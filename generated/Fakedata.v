==> flow/design.v <==
module Fakedata(
  input        clock,
  input        reset,
  input        io_Start,
  input        io_WriteHS_ready,
  output       io_WriteHS_valid,
  output [7:0] io_WriteHS_bits
);
  reg [1:0] StateReg;  
  wire  CntValidEnable = StateReg == 2'h1;  
  wire  CntTimeEnable = StateReg == 2'h2;  
  wire  _CntValid_T = ~CntValidEnable;  
  reg [16:0] CntValid;  
  wire  _CntValid_counter_T = CntValid == 17'h10213;  
  wire [16:0] _CntValid_counter_T_4 = CntValid + 17'h1;  
  wire  _CntTime_T = ~CntTimeEnable;  
  reg [25:0] CntTime;  
  wire  _CntTime_counter_T = CntTime == 26'h3938700;  
  wire [25:0] _CntTime_counter_T_4 = CntTime + 26'h1;  
  wire [1:0] _GEN_3 = ~io_Start ? 2'h0 : StateReg;  
  wire [1:0] _GEN_6 = _CntTime_counter_T ? 2'h1 : _GEN_3;  
  assign io_WriteHS_valid = 2'h0 == StateReg ? 1'h0 : 2'h1 == StateReg & io_WriteHS_ready;  
  assign io_WriteHS_bits = CntValid[7:0];
  always @(posedge clock) begin
    if (reset) begin  
      StateReg <= 2'h0;  
    end else if (2'h0 == StateReg) begin  
      if (io_Start) begin  
        StateReg <= 2'h1;  
      end
    end else if (2'h1 == StateReg) begin  
      if (_CntValid_counter_T) begin  
        StateReg <= 2'h2;  
      end else begin
        StateReg <= _GEN_3;
      end
    end else if (2'h2 == StateReg) begin  
      StateReg <= _GEN_6;
    end
    if (reset) begin  
      CntValid <= 17'h0;  
    end else if (_CntValid_T | CntValid == 17'h10213) begin  
      CntValid <= 17'h0;
    end else if (CntValidEnable & io_WriteHS_valid) begin  
      CntValid <= _CntValid_counter_T_4;
    end
    if (reset) begin  
      CntTime <= 26'h0;  
    end else if (_CntTime_T | CntTime == 26'h3938700) begin  
      CntTime <= 26'h0;
    end else if (CntTimeEnable) begin  
      CntTime <= _CntTime_counter_T_4;
    end
  end
endmodule
# Tool chain data of Fakedata
# What the tools print for Fakedata, step after step.
# Lines are those of the file above, counted from 1.
# Library cell names are shortened.
# A cell with n/a has no value.
# setup
design	Fakedata
clock	clock
library	sky130hd
corner	tt_025C_1v80

# Elaborated design
# Counts by Yosys on the flattened word-level netlist (proc, flatten, opt, wreduce; memories kept). Register bits leave out memories and registers merged into their read ports (data or address). Print and check cells are left out.
# word_totals
regBits	45
input_bits	4
out_inout_bits	9
elab_cells	31
# classes
addsub	2
eq_ne	7
muxes	8
bitwise	6
reduce_logical	5
# ops
cell	n
adder 26 x 1 -> 26 bit (second input constant)	1
== test 26 bit (second input constant)	1
adder 17 x 1 -> 17 bit (second input constant)	1
== test 17 bit (second input constant)	1
2-to-1 mux 2 bit	7
OR reduction 2 bit	2
nonzero test 3 bit	1
bitwise AND 1 bit	2
bitwise OR 1 bit	2
== test 1 x 2 -> 1 bit (first input constant)	1
NOT 1 bit	2
== test 2 x 1 -> 1 bit (second input constant)	1
== test 2 bit (first input constant)	1
== test 2 bit (second input constant)	1
inequality test 2 bit (second input constant)	1
zero test 2 bit	1
AND reduction 2 bit	1
2-to-1 mux 1 bit	1

# Logic depth
# Longest topological path by Yosys (ltp), each cell counted once; first at word level (registers and memories cut), then after technology mapping (sequential cells cut; the memories' decode and read muxes count).
# logic_depth
ltp_word	5
abc_area	0
mapped_depth	8

# Mapped cells and area
# The flow's flattened synthesis, as Yosys stat reports it; memories are mapped. The netlist is that of the ABC_AREA named above (0 if unset); the other value can give another one.
# Totals and module areas in this step are rounded.
# by_type
cell	n	area_total_um2
dfxtp_1	46	920.883
nand4_1	19	118.864
xor2_1	13	113.859
nor2_1	30	112.608
a21oi_1	18	90.086
xnor2_1	10	87.584
buf_4	10	75.072
nand3_1	14	70.067
or4_1	9	67.565
o21ai_0	12	60.058
or3_1	9	56.304
nand2_1	14	52.55
o31ai_1	6	45.043
and3_1	7	43.792
and4_1	5	43.792
ha_1	3	37.536
nor4b_1	4	35.034
clkbuf_1	8	30.029
# Other cell types: 19; their cells: 36.
# mapped
mapped_cells	273
synth_area_um2	2300
ffs	46
n_buf	20

# Timing after synthesis
# OpenSTA on the mapped netlist: ideal clock, no wires. The path of least setup slack (recovery checks aside). Input and output delay are each 20% of the period. Register names are those of the netlist, which keeps one name where synthesis merged equal registers.
# synth_timing
path_type	register to register
startpoint	register CntValid[0]
endpoint	register CntValid[10]
period_ns	1.89
arrival_time_ns	1.860
t_required_ns	1.773
slack_ns	-0.087
path_delay_ns	1.977
stages	9
synth_period_reached_ns	1.977
# "path_delay_ns" is the arrival time less input delay plus setup time.
# "stages": output pins that drive a net of the path, with the launching flip-flop's if there is one; two outputs of one cell count as two.
# "synth_period_reached_ns" = period - worst setup slack (recovery checks aside). The figure is calculated, with input and output delays left at 20% of the set period.
# The rows between start and end are the longest chain of elaborated cells between them; the timing report does not say that the signal goes this way. Where chains are equally long, one stands for them.
# Each line given opens the expression or statement behind the cell; cells for indexed reads and writes are added by Yosys, which also makes memories of some case tables.
# At most two assigning lines are given for a register; there are more.
# synth_between
path_cell_list	dfxtp_1 ha_1 clkbuf_1 nor4b_1 a41oi_1 nand2b_1 clkbuf_1 buf_2 nor2_1
elab_chain_len	3
cone_cells	4
cone_classes	add/sub: 1; eq/ne: 1; logic: 1; reduce/logical: 1
# synth_lines
item	line	source
start: declaration	13	reg [16:0] CntValid;
start: assignment	41	CntValid <= 17'h0;
start: assignment	45	CntValid <= _CntValid_counter_T_4;
== test 17 bit	42	end else if (_CntValid_T | CntValid == 17'h10213) begin
bitwise OR 1 bit	42
OR reduction 2 bit	n/a
end: assignment	41
end: assignment	45
end: declaration	13

# Worst path after layout
# From the final timing report of stored run 1: the path of least setup slack in the routed layout; clock arrival at registers is part of the times.
# layout_timing
path_type	input to output
startpoint	input io_WriteHS_ready
endpoint	output io_WriteHS_valid
period_ns	2.07
input_delay_ns	0.41
arrival_time_ns	1.71
t_required_ns	1.66
slack_ns	-0.05
stages	3
# The rows between start and end are the longest chain of elaborated cells between them; the timing report does not say that the signal goes this way. Where chains are equally long, one stands for them.
# layout_between
path_cell_list	clkdlybuf4s50_1 and3b_1 clkdlybuf4s50_1
elab_chain_len	2
cone_cells	2
cone_lines	1
cone_classes	mux: 1; logic: 1
# layout_lines
item	line	source
start: declaration	5	input        io_WriteHS_ready,
bitwise AND 1 bit	22	assign io_WriteHS_valid = 2'h0 == StateReg ? 1'h0 : 2'h1 == StateReg & io_WriteHS_ready;
2-to-1 mux 1 bit	22
end: declaration	6	output       io_WriteHS_valid,

# Design Fakedata on sky130hd. What follows are 2 stored runs of the flow, each under its own settings; their order means nothing. The constraints put input and output delay at 20% of the set period each and load the outputs with 0.01 pF.
# "period_less_ws_ns" = clock period - worst setup slack. The figure is calculated, with input and output delays left at 20% of the set period.
# By "worst_path_allowed_less_slack_ns" is meant the share of the clock period that the worst setup path is allowed (20% is reserved at inputs, 20% at outputs), minus its slack. Clock arrival times at its registers enter into it.
# By "power_total_mw" is meant OpenSTA's value without simulated activity: inputs other than the clock are taken to toggle once in ten clock periods, and the tool carries that through the logic.
# The results are shown rounded.
# Settings: n/a = not set for that run.
stored run	period_ns	CORE_UTILIZATION	SETUP_SLACK_MARGIN	PLACE_DENSITY_LB_ADDON	ABC_AREA	CAP_MARGIN	MAX_ROUTING_LAYER	CORE_MARGIN	SLEW_MARGIN	CORE_ASPECT_RATIO	CELL_PAD_IN_SITES_DETAIL_PLACEMENT	TNS_END_PERCENT	GPL_TIMING_DRIVEN	GPL_ROUTABILITY_DRIVEN	CTS_CLUSTER_SIZE	yosys.chip_area_um2	die_um2	post_route_stdcell_area_um2	fin_util_pct	setup_worst_slack_ns	tns_setup_ns	fin_hold_ws_ns	power_total_mw	period_less_ws_ns	worst_path_allowed_less_slack_ns	worst_path_kind
stored run 1	2.07	34	-0.15	0.21	0	35	met4	2	20	n/a	n/a	n/a	n/a	n/a	n/a	2300	7430	2670	41.6	-0.052	-0.052	0.490	1.46	2.122	1.29	input to output
stored run 2	2.86	44	-0.14	0.03	n/a	20	n/a	2	20	1.81	0	100	1	1	84	2300	5840	2490	49.1	0.417	0.000	0.486	1.15	2.443	1.30	input to output
